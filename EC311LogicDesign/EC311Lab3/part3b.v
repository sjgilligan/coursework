==> flow/design.v <==
`timescale 1ns / 1ps
module debouncer(clk,PB,clean);
input clk,PB;
output reg clean;
reg [19:0] deb_count;
reg output_exists;
initial begin
    clean = 0;
    deb_count = 19'd0;
    output_exists = 0;
end
always @ (posedge clk)
begin
    if (PB == 1)begin
        if(output_exists == 0) begin
            if (&deb_count) begin
                clean = 1;
                deb_count = 19'd0;
                output_exists = 1;
            end else begin
                deb_count = deb_count + 19'd1;
            end
        end else begin
            clean = 0;
        end
    end else begin
        clean = 0;
        deb_count = 0;
        output_exists = 0;
    end
end
endmodule
`timescale 1ns / 1ps
module fib_counter(out,count,clk,rst);
output reg [5:0]out = 6'b000000;
input count,clk,rst;
reg [5:0]next = 6'b000000;
reg [5:0]t1 = 6'b000000;
reg [5:0]t2 = 6'b000001;
always @(posedge clk or posedge rst)
begin
if(rst == 1'b1)begin
    out = 6'b000000;
    next = 6'b000000;
    t1 = 6'b000000;
    t2 = 6'b000001;
end
else if(count == 1'b1)begin
    if(out < 6'd34)begin
        out = next;
        t1 = t2;
        t2 = next;
        next = t1 + t2;
    end
    else begin
        out = 6'b000000;
        next = 6'b000000;
        t1 = 6'b000000;
        t2 = 6'b000001;
    end
end    
end
endmodule
`timescale 1ns / 1ps
module part3b(out,count,clk,rst);
output [5:0]out;
wire clean1;
input count,clk,rst;
debouncer db1(.clk(clk),.PB(count),.clean(clean1));
fib_counter fib1(.out(out),.count(clean1),.clk(clk),.rst(rst));
endmodule
# Reports on part3b
# What the tools print for part3b, step after step.
# Line numbers count from 1 in the design file above.
# Cell names lack the library's common part.
# Not given: -
# design
top	part3b
clock_port	clk
lib	sky130hd
corner	tt_025C_1v80

# Word level
# Source: Yosys, flattened and elaborated, memories not mapped. Widths are those after wreduce. Registers that Yosys merges into a memory's read port (data or address) are not register bits. Print and check cells do not count. Equal cells are merged and count once.
# op_classes
n_logic	1
add_sub_neg	2
reduce_logical	2
muxes	6
n_cmp	1
# ops
cell	n
20-bit by 1-bit adder with 20-bit output with constant B	1
20-bit AND reduction	1
20-bit 2-to-1 mux	1
6-bit 2-to-1 mux	3
6-bit adder	1
6-bit < comparator with constant B	1
2-bit OR reduction	1
1-bit 2-to-1 mux	2
1-bit inverter	1
# word_totals
inputBits	3
output_inout_bits	6
wordCells	18
regBits	40

# Logic depth
# Longest topological path by Yosys (ltp), each cell counted once; first at word level (registers and memories cut), then after technology mapping (sequential cells cut; the memories' decode and read muxes count).
# depth
depth_word	3
ABC_AREA	0
mapped_depth	6
ltp_nobuf	6

# Mapped cells and area
# The flow's flattened synthesis, as Yosys stat reports it; memories are mapped. The netlist is that of the ABC_AREA named above (0 if unset); the other value can give another one.
# mapped
area_mm2	0.0017842
mapped_cells	192
n_buf	10
sequential_area_mm2	0.000767
flip_flops	35
# by_type
cell_type	n	area_total_um2
dfxtp_1	22	440.422
dfrtp_1	12	300.288
xnor2_1	9	78.826
ha_1	6	75.072
inv_1	18	67.565
a21oi_1	12	60.058
nand2_1	14	52.55
nor2_1	13	48.797
buf_4	6	45.043
o21ai_0	9	45.043
o22ai_1	7	43.792
nand3_1	6	30.029
or4_1	4	30.029
o41ai_4	1	27.526
dfstp_2	1	26.275
xor2_1	3	26.275
nand4_2	2	25.024
nor3_1	5	25.024
# Other cell types: 29; their cells: 42.
# The figures by module come from a second, unflattened synthesis with its own total; it is not the netlist above.
# hier_totals
hier_cells	190
hier_area_mm2	0.0018205
# Each row is one instance without its submodules.
# by_module
mod	instances	mod_area_mm2	mod_seq_area_mm2	cells
debouncer	1	0.0010735	0.0004404	115
fib_counter	1	0.000747	0.0003266	75
part3b	1	0	0	0

# Timing after synthesis
# OpenSTA on the mapped netlist: ideal clock, no wires. The path of least setup slack (recovery checks aside). Input and output delay are each 20% of the period. Register names are those of the netlist, which keeps one name where synthesis merged equal registers.
# synth_timing
path_kind	reg2reg
from	register fib1.t2[2]
to	register fib1.next[5]
clock_period_ps	2790
setup_slack_ps	938
t_required_ps	2711
t_first_pin_ps	0
arrival_time_ps	1773
driving_pins	6
n_path_buf	0
setup_ps	79
delay_ps	1852
synth_period_reached_ps	1852
# "delay_ps" = arrival - input delay + setup time.
# "driving_pins" counts driving pins, that of a launching flip-flop among them; a cell with two outputs on the path counts twice.
# "synth_period_reached_ps" is the clock period less the worst setup slack; recovery checks do not enter. This is arithmetic on one report: input and output delays are still those of the set period (20% each).
# The rows between start and end are the longest chain of elaborated cells between them; the timing report does not say that the signal goes this way. Where chains are equally long, one stands for them.
# Each line given opens the expression or statement behind the cell; cells for indexed reads and writes are added by Yosys, which also makes memories of some case tables.
# At most two assigning lines are given for a register; there are more.
# synth_between
path_cell_list	dfrtp_1 -> ha_1 -> o21ai_0 -> or4b_2 -> a31oi_1 -> a2bb2oi_1
elab_chain_cells	2
cone_cells	2
lines_between	2
cone_classes	add/sub (1); mux (1)
# synth_rtl
element	line	text
start, declared	39	reg [5:0]t2 = 6'b000001;
start, assigned	46	t2 = 6'b000001;
start, assigned	52	t2 = next;
6-bit adder	53	next = t1 + t2;
6-bit 2-to-1 mux	49	if(out < 6'd34)begin
end, assigned	44	next = 6'b000000;
end, assigned	53
end, declared	37	reg [5:0]next = 6'b000000;

# Worst path after layout
# Path of least setup slack in the final report of run 1 (OpenROAD, finished layout, wires in). Where an end is a register, its clock arrival counts in the times.
# The path's times are printed in steps of 10 ps; the period is the one set.
# layout_timing
path_kind	reg2reg
from	register db1.deb_count[10]
to	register db1.deb_count[7]
t_required_ps	2210
driving_pins	6
setup_ps	100
arrival_time_ps	2190
n_path_buf	1
setup_slack_ps	20
clock_period_ps	2030
t_first_pin_ps	280
# The rows between start and end are the longest chain of elaborated cells between them; the timing report does not say that the signal goes this way. Where chains are equally long, one stands for them.
# At most two assigning lines are given for a register; there are more.
# layout_between
path_cell_list	dfxtp_1 -> nand4_2 -> or3_1 -> o41ai_4 -> buf_4 -> nor2_1
elab_chain_cells	2
cone_cells	2
lines_between	1
cone_classes	mux (1); reduce/logical (1)
# layout_rtl
element	line	text
start, declared	5	reg [19:0] deb_count;
start, assigned	18	deb_count = 19'd0;
start, assigned	21	deb_count = deb_count + 19'd1;
20-bit AND reduction	16	if (&deb_count) begin
20-bit 2-to-1 mux	16
end, assigned	18
end, assigned	21
end, declared	5

# Stored flow runs of part3b (2 of them; Yosys, OpenROAD, sky130hd). They differ in their settings and are not a sequence. Constraints: input delay and output delay 20% of the set period each, output load 0.01 pF.
# "worst_setup_path_time_ps" means the part of the period allowed to the worst setup path (the constraints hold back 20% at inputs and 20% at outputs) less its slack; where the path has registers, the arrival times of their clocks count too.
# "totalPower_mw" is the tool's figure for a default switching activity; nothing was simulated.
# "worst_setup_path_time_ps" is given in steps of 10 ps.
# Among the settings, - means not set for that run.
name,run 1,run 2
period_ns,2.03,2.37
CORE_UTILIZATION,22,23
SETUP_SLACK_MARGIN,-0.14,0.53
PLACE_DENSITY,0.66,0.84
CORE_MARGIN,6,2
GPL_TIMING_DRIVEN,0,-
GPL_ROUTABILITY_DRIVEN,1,1
CTS_CLUSTER_DIAMETER,264,-
MIN_ROUTING_LAYER,met1,met1
CAP_MARGIN,20,20
SLEW_MARGIN,20,20
worst_setup_path_time_ps,2010,1810
critical_path_type,reg2reg,reg2reg
yosys.chip_area_mm2,0.0017842,0.0017842
final_die_area_mm2,0.0104152,0.0084778
utilization_frac,0.27,0.295
totalPower_mw,1.290,1.099
final_stdcell_area_mm2,0.0020995,0.0022409
setup_worst_slack_ps,18,555
